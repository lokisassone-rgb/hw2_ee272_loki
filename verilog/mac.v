==> flow/design.v <==
module mac
#(
  parameter IFMAP_WIDTH = 16,
  parameter WEIGHT_WIDTH = 16,
  parameter OFMAP_WIDTH = 32
)(
  input clk,
  input rst_n,
  input en,
  input weight_wen,
  input signed [IFMAP_WIDTH - 1 : 0] ifmap_in,
  input signed [WEIGHT_WIDTH - 1 : 0] weight_in,
  input signed [OFMAP_WIDTH - 1 : 0] ofmap_in,
  output signed [IFMAP_WIDTH - 1 : 0] ifmap_out,
  output signed [OFMAP_WIDTH - 1 : 0] ofmap_out
);
  reg signed [WEIGHT_WIDTH - 1 : 0] weight_r;
  reg signed [IFMAP_WIDTH - 1 : 0] ifmap_r;
  reg signed [OFMAP_WIDTH - 1 : 0] ofmap_r;
  always @(posedge clk) begin
    if (!rst_n) begin
      weight_r <= 0;
      ifmap_r <= 0;
      ofmap_r <= 0;
    end else begin
      if (weight_wen) begin
        weight_r <= weight_in;
      end
      if (en) begin
        ifmap_r <= ifmap_in;
        ofmap_r <= weight_r * ifmap_in + ofmap_in;
      end
    end
  end
  assign ifmap_out = ifmap_r;
  assign ofmap_out = ofmap_r;
endmodule
# From RTL to reports: mac
# What the tools print for mac, step after step.
# Lines are those of the file above, counted from 1.
# Operators: Yosys type, input widths -> output width; for muxes data width and select width s.
# Library cell names are shortened.
design:
  top_module: "mac"
  clock_port: "clk"
  library: "sky130hd"
  pvt_corner: "tt_025C_1v80"

# After elaboration
# Yosys after proc, flatten, opt, wreduce and memory -nomap, before mapping. Enables and synchronous resets that opt folds into registers are not counted as muxes. Memory bits, and registers merged into a memory's read port (data or address), are not among the register bits. Print and check cells are not counted. Equal cells are merged and count once.
bits:
  reg_bits: 64
  output_inout_bits: 48
  elab_cells: 5
classes:
  mul: 1
  addsub: 1
op_table:
  columns: ["operator", "count"]
  rows:
  - ["$mul 16x16->32", 1]
  - ["$add 32x32->32", 1]

# Depth
# Depth = most cells in a row (Yosys ltp): at word level without a register or memory, in the mapped netlist without a sequential cell, where the memories' decode and read muxes count.
logic_depth:
  word_depth: 2
  abc_area: 0
  depth_mapped: 25

# After synthesis
# The flow's flattened synthesis, as Yosys stat reports it; memories are mapped. The netlist is that of the ABC_AREA named above (0 if unset); the other value can give another one.
types:
  columns: ["type", "count", "type_area_um2"]
  rows:
  - ["fa_1", 292, 5.85E+03]
  - ["inv_1", 343, 1.29E+03]
  - ["dfxtp_1", 64, 1.28E+03]
  - ["ha_1", 98, 1.23E+03]
  - ["and2_1", 120, 750.72]
  - ["nand2_1", 139, 521.75]
  - ["mux2i_1", 47, 470.451]
  - ["nor2_1", 82, 307.795]
  - ["xnor2_1", 27, 236.477]
  - ["clkbuf_1", 52, 195.187]
  - ["a21oi_1", 23, 115.11]
  - ["a21o_1", 11, 82.579]
  - ["o21a_1", 11, 82.579]
  - ["o21ai_0", 14, 70.067]
  - ["a211oi_1", 8, 60.058]
  - ["nand3_1", 12, 60.058]
  - ["nand2b_1", 6, 37.536]
  - ["o2111ai_1", 4, 35.034]
# Not listed: further types 32, cells in them 59.
synth_totals:
  ffs: 64
  cell_count: 1412
  sequential_area_um2: 1281.2
  mapped_area_um2: 13151.4

# Worst setup path after synthesis
# Source: OpenSTA report_checks on the synthesized netlist (no wires, ideal clock, input and output delay 20% of the period each), path of least setup slack; recovery checks are left aside. Register names are those of the netlist, which keeps one name where synthesis merged equal registers.
synth_path:
  kind: "in2reg"
  start: "in ifmap_in[1]"
  end: "reg ofmap_r[28]"
  t_first_pin_ns: 2.140
  path_slack_ns: 2.667
  t_required_ns: 10.579
  period_ns: 10.7
  arrival_time_ns: 7.912
  delay_ns: 5.893
  path_stages: 20
  in_delay_ns: 2.140
  period_less_setup_slack_ns: 8.033
# "delay_ns" is the arrival time less input delay plus setup time.
# "path_stages" counts driving pins, that of a launching flip-flop among them; a cell with two outputs on the path counts twice.
# "period_less_setup_slack_ns" = period - worst setup slack (recovery checks aside). The figure is calculated, with input and output delays left at 20% of the set period.
# Between the ends stands the longest chain of elaborated cells between them, by number of cells; it is not shown to be the way that was timed. Of several equally long chains one is given.
# Each line given opens the expression or statement behind the cell; cells for indexed reads and writes are added by Yosys, which also makes memories of some case tables.
synth_between:
  path_cell_list: "clkbuf_1 nand2_1 fa_1 fa_1 fa_1 fa_1 inv_1 fa_1 inv_1 fa_1 inv_1 ha_1 a211o_1 or4_1 o221a_2 a311oi_4 a21oi_4 a221oi_4 mux2i_1 nand2_1"
  elab_chain_len: 2
synth_rtl:
  columns: ["item", "line_no", "source"]
  rows:
  - ["start: declaration", 11, "input signed [IFMAP_WIDTH - 1 : 0] ifmap_in,"]
  - ["$mul 16x16->32", 31, "ofmap_r <= weight_r * ifmap_in + ofmap_in;"]
  - ["$add 32x32->32", 31, null]
  - ["end: assignment", 24, "ofmap_r <= 0;"]
  - ["end: assignment", 31, null]
  - ["end: declaration", 19, "reg signed [OFMAP_WIDTH - 1 : 0] ofmap_r;"]

# Path in the finished layout
# From the final timing report of job 1: the path of least setup slack in the routed layout; clock arrival at registers is part of the times.
layout_path:
  kind: "in2reg"
  start: "in ifmap_in[3]"
  end: "reg ofmap_r[24]"
  path_stages: 23
  period_ns: 6.09
  t_first_pin_ns: 1.22
  path_slack_ns: -0.71
  t_required_ns: 6.37
  arrival_time_ns: 7.07
  in_delay_ns: 1.22
# Between the ends stands the longest chain of elaborated cells between them, by number of cells; it is not shown to be the way that was timed. Of several equally long chains one is given.
layout_between:
  path_cell_list: "buf_6 clkbuf_16 nand2_1 fa_1 fa_1 fa_1 fa_1 inv_1 fa_1 inv_1 fa_1 inv_2 ha_4 a211o_1 or4_4 o221a_4 a311oi_4 buf_6 buf_4 a211oi_4 o21ai_2 mux2_4 o211ai_1"
  elab_chain_len: 2
layout_rtl:
  columns: ["item", "line_no", "source"]
  rows:
  - ["start: declaration", 11, "input signed [IFMAP_WIDTH - 1 : 0] ifmap_in,"]
  - ["$mul 16x16->32", 31, "ofmap_r <= weight_r * ifmap_in + ofmap_in;"]
  - ["$add 32x32->32", 31, null]
  - ["end: assignment", 24, "ofmap_r <= 0;"]
  - ["end: assignment", 31, null]
  - ["end: declaration", 19, "reg signed [OFMAP_WIDTH - 1 : 0] ofmap_r;"]

Appendix: measured runs

Record of 2 stored runs of the RTL-to-layout flow on mac, platform sky130hd. The runs are unordered. Constraints: input delay and output delay 20% of the set period each, output load 0.01 pF.
"achieved_clock_period_ns" = clock period - worst setup slack. The figure is calculated, with input and output delays left at 20% of the set period.
"critical_path_time_ns" means the part of the period allowed to the worst setup path (the constraints hold back 20% at inputs and 20% at outputs) less its slack; where the path has registers, the arrival times of their clocks count too.

--- job 1 ---
==> flow/run.sh <==
#!/bin/bash
# the make line also repeats the synthesis and layout settings of config.mk as NAME=value (left out here)
make -C /OpenROAD-flow-scripts/flow DESIGN_CONFIG=/design/flow/config.mk WORK_HOME=/design/flow/orfs CLKGATE_MAP_FILE= finish
==> flow/config.mk <==
export PLATFORM = sky130hd
export DESIGN_NAME = mac
export DESIGN_NICKNAME = mac
export VERILOG_FILES = /design/flow/design.v
export SDC_FILE = /design/flow/constraint.sdc
export NUM_CORES = 4
export LEC_CHECK = 0
export CAP_MARGIN = 20
export CORE_MARGIN = 2
export CORE_UTILIZATION = 20
export CTS_CLUSTER_SIZE = 14
export GPL_TIMING_DRIVEN = 0
export MAX_ROUTING_LAYER = met4
export PLACE_DENSITY_LB_ADDON = 0.29
export SLEW_MARGIN = 30
==> flow/constraint.sdc <==
create_clock -name core_clock -period 6.09 [get_ports {clk}]
set_input_delay 1.2180 -clock core_clock [delete_from_list [all_inputs] [get_ports {clk}]]
set_output_delay 1.2180 -clock core_clock [all_outputs]
set_load 0.01 [all_outputs]

==> results, as YAML <==
results:
  achieved_clock_period_ns: 6.796
  total_negative_slack_ns: -8.698
  critical_path_time_ns: 5.58
  worst_setup_path_type: "in2reg"
  timing.hold.ws_ns: 0.489
  dieArea_um2: 67823.8
  synthesis_area_um2: 13151.4
  utilization_pct: 26.1
  ws_setup_ns: -0.706

--- job 2 ---
==> flow/run.sh <==
#!/bin/bash
# the make line also repeats the synthesis and layout settings of config.mk as NAME=value (left out here)
make -C /OpenROAD-flow-scripts/flow DESIGN_CONFIG=/design/flow/config.mk WORK_HOME=/design/flow/orfs CLKGATE_MAP_FILE= finish
==> flow/config.mk <==
export PLATFORM = sky130hd
export DESIGN_NAME = mac
export DESIGN_NICKNAME = mac
export VERILOG_FILES = /design/flow/design.v
export SDC_FILE = /design/flow/constraint.sdc
export NUM_CORES = 4
export LEC_CHECK = 0
export CAP_MARGIN = 20
export CELL_PAD_IN_SITES_DETAIL_PLACEMENT = 2
export CORE_MARGIN = 7
export CORE_UTILIZATION = 24
export GPL_TIMING_DRIVEN = 0
export MAX_ROUTING_LAYER = met5
export PLACE_DENSITY = 0.85
export SETUP_SLACK_MARGIN = 3.0
export SLEW_MARGIN = 20
export TNS_END_PERCENT = 75
==> flow/constraint.sdc <==
create_clock -name core_clock -period 10.8 [get_ports {clk}]
set_input_delay 2.1600 -clock core_clock [delete_from_list [all_inputs] [get_ports {clk}]]
set_output_delay 2.1600 -clock core_clock [all_outputs]
set_load 0.01 [all_outputs]

==> results, as YAML <==
results:
  achieved_clock_period_ns: 9.814
  total_negative_slack_ns: 0.000
  critical_path_time_ns: 7.65
  worst_setup_path_type: "in2reg"
  timing.hold.ws_ns: 0.490
  dieArea_um2: 61548.6
  synthesis_area_um2: 13151.4
  utilization_pct: 31.8
  ws_setup_ns: 0.986
