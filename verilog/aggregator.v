==> flow/design.v <==
module aggregator
#(
  parameter DATA_WIDTH = 16,
  parameter FETCH_WIDTH = 4
)
(
  input clk,
  input rst_n,
  input [DATA_WIDTH - 1 : 0] sender_data,
  input sender_empty_n,
  output sender_deq,
  output [FETCH_WIDTH*DATA_WIDTH - 1 : 0] receiver_data,
  input receiver_full_n,
  output reg receiver_enq
);
  localparam COUNTER_WIDTH = $clog2(FETCH_WIDTH);
  reg [COUNTER_WIDTH - 1 : 0] count_r;
  reg [DATA_WIDTH - 1 : 0] receiver_data_unpacked [FETCH_WIDTH - 1 : 0]; 
  wire sender_deq_w;
  assign sender_deq_w = rst_n && sender_empty_n && receiver_full_n;
  assign sender_deq = sender_deq_w;
  genvar i;
  generate
    for (i = 0; i < FETCH_WIDTH; i++) begin: unpack
      assign receiver_data[(i + 1)*DATA_WIDTH - 1 : i*DATA_WIDTH] = receiver_data_unpacked[i];
    end
  endgenerate
  always @ (posedge clk) begin
    if (rst_n) begin
      if (sender_deq_w) begin
        receiver_data_unpacked[count_r] <= sender_data;
        count_r <= (count_r == FETCH_WIDTH - 1) ? 0 : count_r + 1;
        receiver_enq <= (count_r == FETCH_WIDTH - 1); 
      end else begin
        receiver_enq <= 0;
      end
    end else begin
      receiver_enq <= 0;
      count_r <= 0;
    end
  end
endmodule
-- Tool chain data of aggregator
The steps from the RTL of aggregator to its reports follow in flow order.
Line numbers count from 1 in the design file above.
Library cell names are shortened.
A cell with -- has no value.
- design top: aggregator
- clock input: clk
- cell library: sky130hd
- library corner: tt_025C_1v80

-- Elaborated design
Yosys after proc, flatten, opt, wreduce and memory -nomap, before mapping. Enables and synchronous resets that opt folds into registers are not counted as muxes. Memory bits, and registers merged into a memory's read port (data or address), are not among the register bits. Print and check cells are not counted. Equal cells are merged and count once.
Memory sizes are those after Yosys's memory passes, which may raise the word count (mostly to a power of two), join words into wider ones and drop unused or constant bits.
- bits in registers: 3
- memory bits (writable): 64
- memories: 1
- bits of input ports: 20
- noted output and inout bits: 66
- word-level cells at 15
- memory list (memory ; depth ; width ; line ; text):
    receiver_data_unpacked ; 4 ; 16 ; 18 ; reg [DATA_WIDTH - 1 : 0] receiver_data_unpacked [FETCH_WIDTH - 1 : 0];
- noted $add $sub $neg: 1
- eq/ne operators: 1
- multiplexer cells at 7
- reductions and logical operators at 3
- operators with widths (kind ; count):
    16-bit 2-to-1 mux ; 2
    2-bit 2-to-1 mux ; 3
    1-bit logical AND ; 2
    2-bit by 1-bit adder with 2-bit output with constant B ; 1
    2-bit equality test with constant B ; 1
    2-bit AND reduction ; 1
    1-bit 2-to-1 mux ; 2

-- Longest topological paths
Longest topological path by Yosys (ltp), each cell counted once; first at word level (registers and memories cut), then after technology mapping (sequential cells cut; the memories' decode and read muxes count).
- word-level depth: 4
- ABC_AREA at 0
- mapped depth: 4
- mapped depth without buffers: 4

-- After synthesis
Source: synth_stat.txt of the flow (Yosys; design flattened, memories mapped). It holds for the ABC_AREA given above (unset counts as 0); a run with the other value may have another netlist.
- standard cells after synthesis at 85
- synthesis area at 2133.3 µm²
- noted sequential part of the area: 1981.9 µm²
- flip-flop cells at 67
- buffer cells at 0
- cells by type (cell ; count ; area in all (µm²)):
    edfxtp_1 ; 64 ; 1.92E+03
    dfxtp_1 ; 3 ; 60.058
    ha_1 ; 4 ; 50.048
    and2_1 ; 4 ; 25.024
    a21boi_0 ; 2 ; 15.014
    o21a_1 ; 2 ; 15.014
    and4bb_1 ; 1 ; 12.512
    and3_4 ; 1 ; 11.261
    and4_1 ; 1 ; 8.758
    inv_1 ; 2 ; 7.507
    and3_1 ; 1 ; 6.256

-- Path before layout
Source: OpenSTA report_checks on the synthesized netlist (no wires, ideal clock, input and output delay 20% of the period each), path of least setup slack; recovery checks are left aside. Register names are those of the netlist, which keeps one name where synthesis merged equal registers.
- kind: input to register
- start: input receiver_full_n
- end: memory receiver_data_unpacked[0][0]
- noted clock period: 1.74 ns
- noted external input delay: 0.348 ns
- library setup time: 0.374 ns
- launch time at the first pin: 0.348 ns
- data arrival time at 1.009 ns
- noted required time: 1.366 ns
- noted slack: 0.358 ns
- delay of the path at 1.035 ns
- noted stages on the path: 2
- path buffers at 0
- noted synthesis period reached: 1.382 ns
"delay of the path" is the arrival time less input delay plus setup time.
"stages on the path": output pins that drive a net of the path, with the launching flip-flop's if there is one; two outputs of one cell count as two.
"synthesis period reached" = period - worst setup slack (recovery checks aside). The figure is calculated, with input and output delays left at 20% of the set period.
The rows between start and end are the longest chain of elaborated cells between them; the timing report does not say that the signal goes this way. Where chains are equally long, one stands for them.
A line is the first line of the expression or statement that the cell stems from. Yosys adds cells for indexed reads and writes and turns some case tables into memories.
Only ways into the end's enable, where the timed path ends, are counted here.
- path through: and3_4 -> and2_1
- cells in the longest elaborated chain: 3
- elaborated cells on any way between the ends at 5
- source lines of those cells: 3
- classes of those cells: 4 x mux; 1 x reduce/logical
- ends and longest elaborated chain, post-synthesis (element ; line ; text):
    start: declaration ; 13 ; input receiver_full_n,
    1-bit logical AND ; 20 ; assign sender_deq_w = rst_n && sender_empty_n && receiver_full_n;
    2-bit 2-to-1 mux ; 30 ; if (sender_deq_w) begin
    2-bit 2-to-1 mux ; 29 ; if (rst_n) begin
    end: declaration ; 18 ; reg [DATA_WIDTH - 1 : 0] receiver_data_unpacked [FETCH_WIDTH - 1 : 0];

-- Timing after layout
From the final timing report of record 1: the path of least setup slack in the routed layout; clock arrival at registers is part of the times.
- kind: input to output
- start: input receiver_full_n
- end: output sender_deq
- noted clock period: 1.67 ns
- noted external input delay: 0.33 ns
- noted output delay: 0.33 ns
- launch time at the first pin: 0.33 ns
- data arrival time at 1.26 ns
- noted required time: 1.34 ns
- noted slack: 0.07 ns
- noted stages on the path: 3
- path buffers at 2
The rows between start and end are the longest chain of elaborated cells between them; the timing report does not say that the signal goes this way. Where chains are equally long, one stands for them.
- path through: clkdlybuf4s50_1 -> and3_4 -> dlygate4sd2_1
- cells in the longest elaborated chain: 1
- elaborated cells on any way between the ends at 1
- source lines of those cells: 1
- classes of those cells: 1 x reduce/logical
- ends and longest elaborated chain, after layout (element ; line ; text):
    start: declaration ; 13 ; input receiver_full_n,
    1-bit logical AND ; 20 ; assign sender_deq_w = rst_n && sender_empty_n && receiver_full_n;
    end: declaration ; 11 ; output sender_deq,

Ticket comment

Record of 2 stored runs of the RTL-to-layout flow on aggregator, platform sky130hd. The runs are unordered. Constraints: input delay and output delay 20% of the set period each, output load 0.01 pF.
"period achieved" is the run's clock period less its worst setup slack. It is reckoned from that one timing run; input and output delays stay at 20% of the period that was set.
"total power of the final layout" rests on the timing tool's default activity at the inputs, not on a simulated workload.

Record 1
Settings were period_ns = 1.67; CORE_UTILIZATION = 34; SETUP_SLACK_MARGIN = 0.02; PLACE_DENSITY_LB_ADDON = 0.1; GPL_TIMING_DRIVEN = 1; CTS_CLUSTER_SIZE = 38; CTS_CLUSTER_DIAMETER = 337; CAP_MARGIN = 15; SLEW_MARGIN = 25; CORE_MARGIN = 2
- area of the die: 6923.9 µm²
- total power of the final layout at 3181 µW
- setup slack of the critical path: 0.072 ns
- noted the chip area in the Yosys report: 2133.3 µm²
- final design utilization: 56.2 %
- period achieved at 1.598 ns
- setup total negative slack: 0.000 ns

Record 2
Settings were period_ns = 2.17; CORE_UTILIZATION = 23; CORE_MARGIN = 8; CELL_PAD_IN_SITES_GLOBAL_PLACEMENT = 2; CELL_PAD_IN_SITES_DETAIL_PLACEMENT = 2; ABC_AREA = 1; CTS_CLUSTER_DIAMETER = 360; CAP_MARGIN = 5; SLEW_MARGIN = 20
- area of the die: 12549.6 µm²
- total power of the final layout at 2523 µW
- setup slack of the critical path: 0.096 ns
- noted the chip area in the Yosys report: 2120.8 µm²
- final design utilization: 36.9 %
- period achieved at 2.074 ns
- setup total negative slack: 0.000 ns
